==> flow/design.v <==
module flex_stp_sr
#(
parameter NUM_BITS = 4,
parameter SHIFT_MSB = 1'b1
)
(
input wire clk,
input wire n_rst,
input wire shift_enable,
input wire serial_in,
output reg [(NUM_BITS-1):0] parallel_out
);
reg [NUM_BITS-1:0] q, d;
always_ff @ (posedge clk, negedge n_rst)
begin
	if (n_rst == 1'b0) begin
		parallel_out[(NUM_BITS-1):1] <= '0;
		parallel_out[0] <= 1'b1;
	end
	else
		parallel_out<=q;
end
always_comb
begin
	if (shift_enable == 1'b1)
	begin
	if (SHIFT_MSB == 1'b1)
		q[(NUM_BITS-1):0] = {parallel_out[(NUM_BITS-2):0],  serial_in};
	else
		q[(NUM_BITS-1):0] ={serial_in, parallel_out[(NUM_BITS-1):1]};
	end
	else
		q[(NUM_BITS-1):0] = parallel_out[(NUM_BITS-1):0];
end
endmodule
module mask_gen
#(
	NUM_WRK = 4  
)
(	
	input wire clk,
	input wire n_rst,
	input wire shift_enable,
	output reg [(4-1):0] mask
);
	flex_stp_sr #(4, 1) FSS (
		.clk(clk),
		.n_rst(n_rst),
		.serial_in(mask[4-1]),
		.shift_enable(shift_enable),
		.parallel_out(mask)
	);
endmodule
module mem
#(
NUM_JULIA = 4
)
(
	input wire clk,
	input wire n_rst,
	input wire wait_request,
	input wire [32*NUM_JULIA -1:0] cataddresses,
	input wire [32*NUM_JULIA -1:0] catpixels,
	input wire [NUM_JULIA -1:0] done,
	output reg [NUM_JULIA -1:0] free,
	output reg [31:0] write_address,
	output reg [31:0] write_data,
	output reg write_enable
);
	reg [NUM_JULIA -1 :0] free_save;
	reg [NUM_JULIA -1: 0] mask;
	reg [31:0] sel_address_syn;
	reg [31:0] sel_data_syn;
	reg found;
	typedef enum 	    bit [3:0] {NEXTDONE, ASSERT, WRITE, DEASSERT} stateType;
	stateType state;
	stateType nextstate;
	reg [31:0] sel_address_save;
	reg [31:0] sel_data_save;
	always_ff @(posedge clk, negedge n_rst) begin
		if (n_rst ==0) begin
			state <= NEXTDONE;
			sel_address_save <='0;
			sel_data_save <= '0;
			free <= 0;
		end
		else begin
			state <= nextstate;
			if (state == ASSERT) begin
				free <= mask;  
				sel_address_save <= sel_address_syn;
				sel_data_save <= sel_data_syn;
			end
		end
	end
	always_comb begin
		nextstate = state;
		write_data = '0;
		write_address = '0;
		write_enable = 0;
		case (state)
			NEXTDONE: begin
				if (found)
					nextstate = ASSERT;
			end
			ASSERT: begin
				if (~wait_request)
					nextstate = WRITE; 
				write_data = sel_data_save;
				write_address = sel_address_save;
				write_enable = 1'b1;
			end
			WRITE: begin
				nextstate = DEASSERT;
				write_data = sel_data_save;
				write_address = sel_address_save;
				write_enable = 1'b1;
			end
			DEASSERT: begin
				nextstate = NEXTDONE; 
			end
		endcase
	end
	search #(NUM_JULIA) JANGO_FETT (
		.clk(clk),
		.n_rst(n_rst),
		.cataddresses(cataddresses),
		.catpixels(catpixels),
		.done(done),
		.found(found),
		.sel_data(sel_data_syn),
		.sel_address(sel_address_syn),
		.mask(mask)
	);
endmodule	
module search
#(
	NUM_JULIA = 4
)
(
	input wire clk,
	input wire n_rst,
	input wire [NUM_JULIA*32 -1:0] cataddresses,
	input wire [NUM_JULIA*32 -1:0] catpixels,
	input wire [NUM_JULIA -1:0] done,
	output reg found,
	output reg [31:0] sel_data,
	output reg [31:0] sel_address,
	output reg [NUM_JULIA-1:0] mask
	);	
	reg shift_enable;
	mask_gen  mg (
		.clk(clk),
		.shift_enable(shift_enable),
		.n_rst(n_rst), 
		.mask(mask)
	);
	assign found = (~shift_enable);
	genvar k;
	always_comb begin
		sel_address = '1;
		sel_data = '1;
		shift_enable = 1;
		for (int k=0; k<NUM_JULIA; k=k+1) begin
			if ((mask & done) == 1<<k) begin
			sel_address[31:0] = cataddresses[k*32 +: 32];
				sel_data[31:0] = catpixels[k*32 +: 32];
				shift_enable = 0;
			end
		end
	end
endmodule
======== Reports on mem ========
What the tools print for mem, step after step.
Line numbers count from 1 in the design file above.
The mark n/a stands for no value.
design
  top ..................................... mem
  clock ................................... clk
  cell library ............................ sky130hd
  timing corner ........................... tt_025C_1v80

======== Word level ========
Yosys after proc, flatten, opt, wreduce and memory -nomap, before mapping. Memory bits, and registers merged into a memory's read port (data or address), are not among the register bits. Print and check cells are not counted. Equal cells are merged and count once.
bit counts
  register bits ........................... 76
  input bits .............................. 263
  output and inout port bits .............. 69
  elaborated cells ........................ 37
cells by class
  eq/ne operators ......................... 9
  multiplexer cells ....................... 18
  bitwise gates (word level) .............. 1
  reductions and logical operators ........ 4
operators by type and width
  operator                                                           number
  32-bit 2-to-1 mux                                                  10
  32-bit by 1-bit == test with 1-bit output (second input constant)  1
  32-bit by 2-bit == test with 1-bit output (second input constant)  1
  32-bit by 3-bit == test with 1-bit output (second input constant)  1
  32-bit by 4-bit == test with 1-bit output (second input constant)  1
  4-bit case mux with 4-bit select                                   1
  4-bit by 2-bit == test with 1-bit output (second input constant)   2
  4-bit 2-to-1 mux                                                   2
  1-bit 2-to-1 mux                                                   5
  2-bit inequality test (second input constant)                      2
  4-bit by 1-bit == test with 1-bit output (second input constant)   1
  4-bit AND                                                          1
  4-bit zero test                                                    1
  4-bit nonzero test                                                 1
  3-bit AND reduction                                                1
  2-bit OR reduction                                                 1

======== Logic depth ========
Depth = most cells in a row (Yosys ltp): at word level without a register or memory, in the mapped netlist without a sequential cell, where the memories' decode and read muxes count.
logic depth
  word-level depth ........................ 8
  ABC_AREA ................................ 1
  depth in mapped cells ................... 11
  gate-level depth less buffers ........... 9

======== Netlist ========
Source: synth_stat.txt of the flow (Yosys; design flattened, memories mapped). It holds for the ABC_AREA given above (unset counts as 0); a run with the other value may have another netlist.
cells by type
  type                       number  total area (um2)
  sky130_fd_sc_hd__dfrtp_1   74      1.85E+03
  sky130_fd_sc_hd__nand2_1   245     919.632
  sky130_fd_sc_hd__nand3b_1  116     870.835
  sky130_fd_sc_hd__inv_1     144     540.518
  sky130_fd_sc_hd__nand3_1   106     530.509
  sky130_fd_sc_hd__o21ai_0   88      440.422
  sky130_fd_sc_hd__nor2_1    68      255.245
  sky130_fd_sc_hd__buf_2     31      155.149
  sky130_fd_sc_hd__buf_6     8       90.086
  sky130_fd_sc_hd__clkbuf_1  18      67.565
  sky130_fd_sc_hd__dfstp_2   2       52.55
  sky130_fd_sc_hd__buf_4     5       37.536
  sky130_fd_sc_hd__buf_1     6       22.522
  sky130_fd_sc_hd__nor2_8    1       20.019
  sky130_fd_sc_hd__nand2_2   3       18.768
  sky130_fd_sc_hd__inv_2     4       15.014
  sky130_fd_sc_hd__o21ai_1   3       15.014
  sky130_fd_sc_hd__o21ai_2   1       8.758
Other cell types: 4; their cells: 4.
synthesis totals
  cell count .............................. 927
  cell area after synthesis ............... 5933.2 um2
  sequential part of the area ............. 1904.3 um2
  flip-flop cells ......................... 76
  buffers ................................. 69

======== Timing after synthesis ========
Path of least setup slack by OpenSTA after synthesis, without wires, with an ideal clock, recovery checks aside; 20% of the period is set as input and as output delay. Where synthesis merged equal registers, the netlist keeps one of their names.
path after synthesis
  path type ............................... reg2out
  start ................................... register state
  end ..................................... output write_enable
  clock period ............................ 2.46 ns
  external output delay ................... 0.492 ns
  time at the first pin ................... 0.000 ns
  arrival time ............................ 1.166 ns
  setup slack ............................. 0.802 ns
  path delay .............................. 1.166 ns
  stages on the path ...................... 6
  buffers on the path ..................... 3
  period reached after synthesis .......... 1.658 ns
"path delay" = arrival - input delay + setup time.
At an output port there is no setup time.
"stages on the path" counts driving pins, that of a launching flip-flop among them; a cell with two outputs on the path counts twice.
"period reached after synthesis" is the clock period less the worst setup slack; recovery checks do not enter. This is arithmetic on one report: input and output delays are still those of the set period (20% each).
Where an end lacks its bit number, it is one bit of the signal, or one of the new flip-flops if synthesis recoded a state register.
on the way, after synthesis
  path through ............................ sky130_fd_sc_hd__dfrtp_1 > sky130_fd_sc_hd__clkbuf_2 > sky130_fd_sc_hd__nor2_1 > sky130_fd_sc_hd__buf_2 > sky130_fd_sc_hd__buf_1 > sky130_fd_sc_hd__inv_1
RTL lines, path after synthesis
  element             RTL line  RTL
  start: declaration  76        stateType state;
  start: assignment   82        state <= NEXTDONE;
  start: assignment   88        state <= nextstate;
  end: declaration    68        output reg write_enable
Chain of elaborated cells between the ends: none given.

======== Worst path after layout ========
Path of least setup slack in the final report of run 1 (OpenROAD, finished layout, wires in). Where an end is a register, its clock arrival counts in the times.
path after layout
  path type ............................... reg2out
  start ................................... register state
  end ..................................... output write_address[4]
  clock period ............................ 2.19 ns
  external output delay ................... 0.44 ns
  time at the first pin ................... 0.36 ns
  arrival time ............................ 1.80 ns
  setup slack ............................. -0.05 ns
  stages on the path ...................... 6
  buffers on the path ..................... 3
Where an end lacks its bit number, it is one bit of the signal, or one of the new flip-flops if synthesis recoded a state register.
on the way, after layout
  path through ............................ sky130_fd_sc_hd__dfrtp_1 > sky130_fd_sc_hd__nor2_4 > sky130_fd_sc_hd__buf_4 > sky130_fd_sc_hd__buf_12 > sky130_fd_sc_hd__nor2_1 > sky130_fd_sc_hd__clkdlybuf4s50_1
RTL lines, path after layout
  element             RTL line  RTL
  start: declaration  76        stateType state;
  start: assignment   82        state <= NEXTDONE;
  start: assignment   88        state <= nextstate;
  end: declaration    66        output reg [31:0] write_address,
Chain of elaborated cells between the ends: none given.

==> runs of mem <==
Design mem on sky130hd. What follows are 2 stored runs of the flow, each under its own settings; their order means nothing. The constraints put input and output delay at 20% of the set period each and load the outputs with 0.01 pF.
By "achieved clock period" is meant the clock period of the run minus its worst setup slack. This is arithmetic on one report: input and output delays are still those of the set period (20% each).
"time of the worst setup path" means the part of the period allowed to the worst setup path (the constraints hold back 20% at inputs and 20% at outputs) less its slack; where the path has registers, the arrival times of their clocks count too.
By "power" is meant OpenSTA's value without simulated activity: inputs other than the clock are taken to toggle once in ten clock periods, and the tool carries that through the logic.

======== run 1 ========
==> flow/run.sh <==
#!/bin/bash
# the make line also repeats the synthesis and layout settings of config.mk as NAME=value (left out here)
make -C /OpenROAD-flow-scripts/flow DESIGN_CONFIG=/design/flow/config.mk WORK_HOME=/design/flow/orfs CLKGATE_MAP_FILE= finish
==> flow/config.mk <==
export PLATFORM = sky130hd
export DESIGN_NAME = mem
export DESIGN_NICKNAME = mem
export VERILOG_FILES = /design/flow/design.v
export SDC_FILE = /design/flow/constraint.sdc
export NUM_CORES = 4
export LEC_CHECK = 0
export ABC_AREA = 1
export CAP_MARGIN = 20
export CELL_PAD_IN_SITES_GLOBAL_PLACEMENT = 1
export CORE_ASPECT_RATIO = 0.63
export CORE_MARGIN = 2
export CORE_UTILIZATION = 15
export HOLD_SLACK_MARGIN = 0.19
export SLEW_MARGIN = 20
==> flow/constraint.sdc <==
create_clock -name core_clock -period 2.19 [get_ports {clk}]
set_input_delay 0.4380 -clock core_clock [delete_from_list [all_inputs] [get_ports {clk}]]
set_output_delay 0.4380 -clock core_clock [all_outputs]
set_load 0.01 [all_outputs]

-------- measured, run 1 --------
  time of the worst setup path ............ 1.80 ns
  critical path type ...................... reg2out
  post-synthesis cell area ................ 5933.2 um2
  total negative setup slack .............. -0.565 ns
  achieved clock period ................... 2.236 ns
  setup slack of the critical path ........ -0.046 ns
  post-route utilization .................. 26.8 %
  power ................................... 3654 µW
  standard-cell area of the final layout .. 10378.7 um2
  final worst hold slack .................. 0.450 ns
  die outline area ........................ 41204.7 um2

======== run 2 ========
==> flow/run.sh <==
#!/bin/bash
# the make line also repeats the synthesis and layout settings of config.mk as NAME=value (left out here)
make -C /OpenROAD-flow-scripts/flow DESIGN_CONFIG=/design/flow/config.mk WORK_HOME=/design/flow/orfs CLKGATE_MAP_FILE= finish
==> flow/config.mk <==
export PLATFORM = sky130hd
export DESIGN_NAME = mem
export DESIGN_NICKNAME = mem
export VERILOG_FILES = /design/flow/design.v
export SDC_FILE = /design/flow/constraint.sdc
export NUM_CORES = 4
export LEC_CHECK = 0
export CAP_MARGIN = 0
export CELL_PAD_IN_SITES_DETAIL_PLACEMENT = 2
export CELL_PAD_IN_SITES_GLOBAL_PLACEMENT = 1
export CORE_ASPECT_RATIO = 0.63
export CORE_MARGIN = 2
export CORE_UTILIZATION = 68
export CTS_CLUSTER_SIZE = 69
export GPL_ROUTABILITY_DRIVEN = 0
export GPL_TIMING_DRIVEN = 1
export PLACE_DENSITY_LB_ADDON = 0.14
export SLEW_MARGIN = 20
export TNS_END_PERCENT = 35
==> flow/constraint.sdc <==
create_clock -name core_clock -period 1.21 [get_ports {clk}]
set_input_delay 0.2420 -clock core_clock [delete_from_list [all_inputs] [get_ports {clk}]]
set_output_delay 0.2420 -clock core_clock [all_outputs]
set_load 0.01 [all_outputs]

-------- run 2 --------
  not finished: placement ended with error FLW-0024
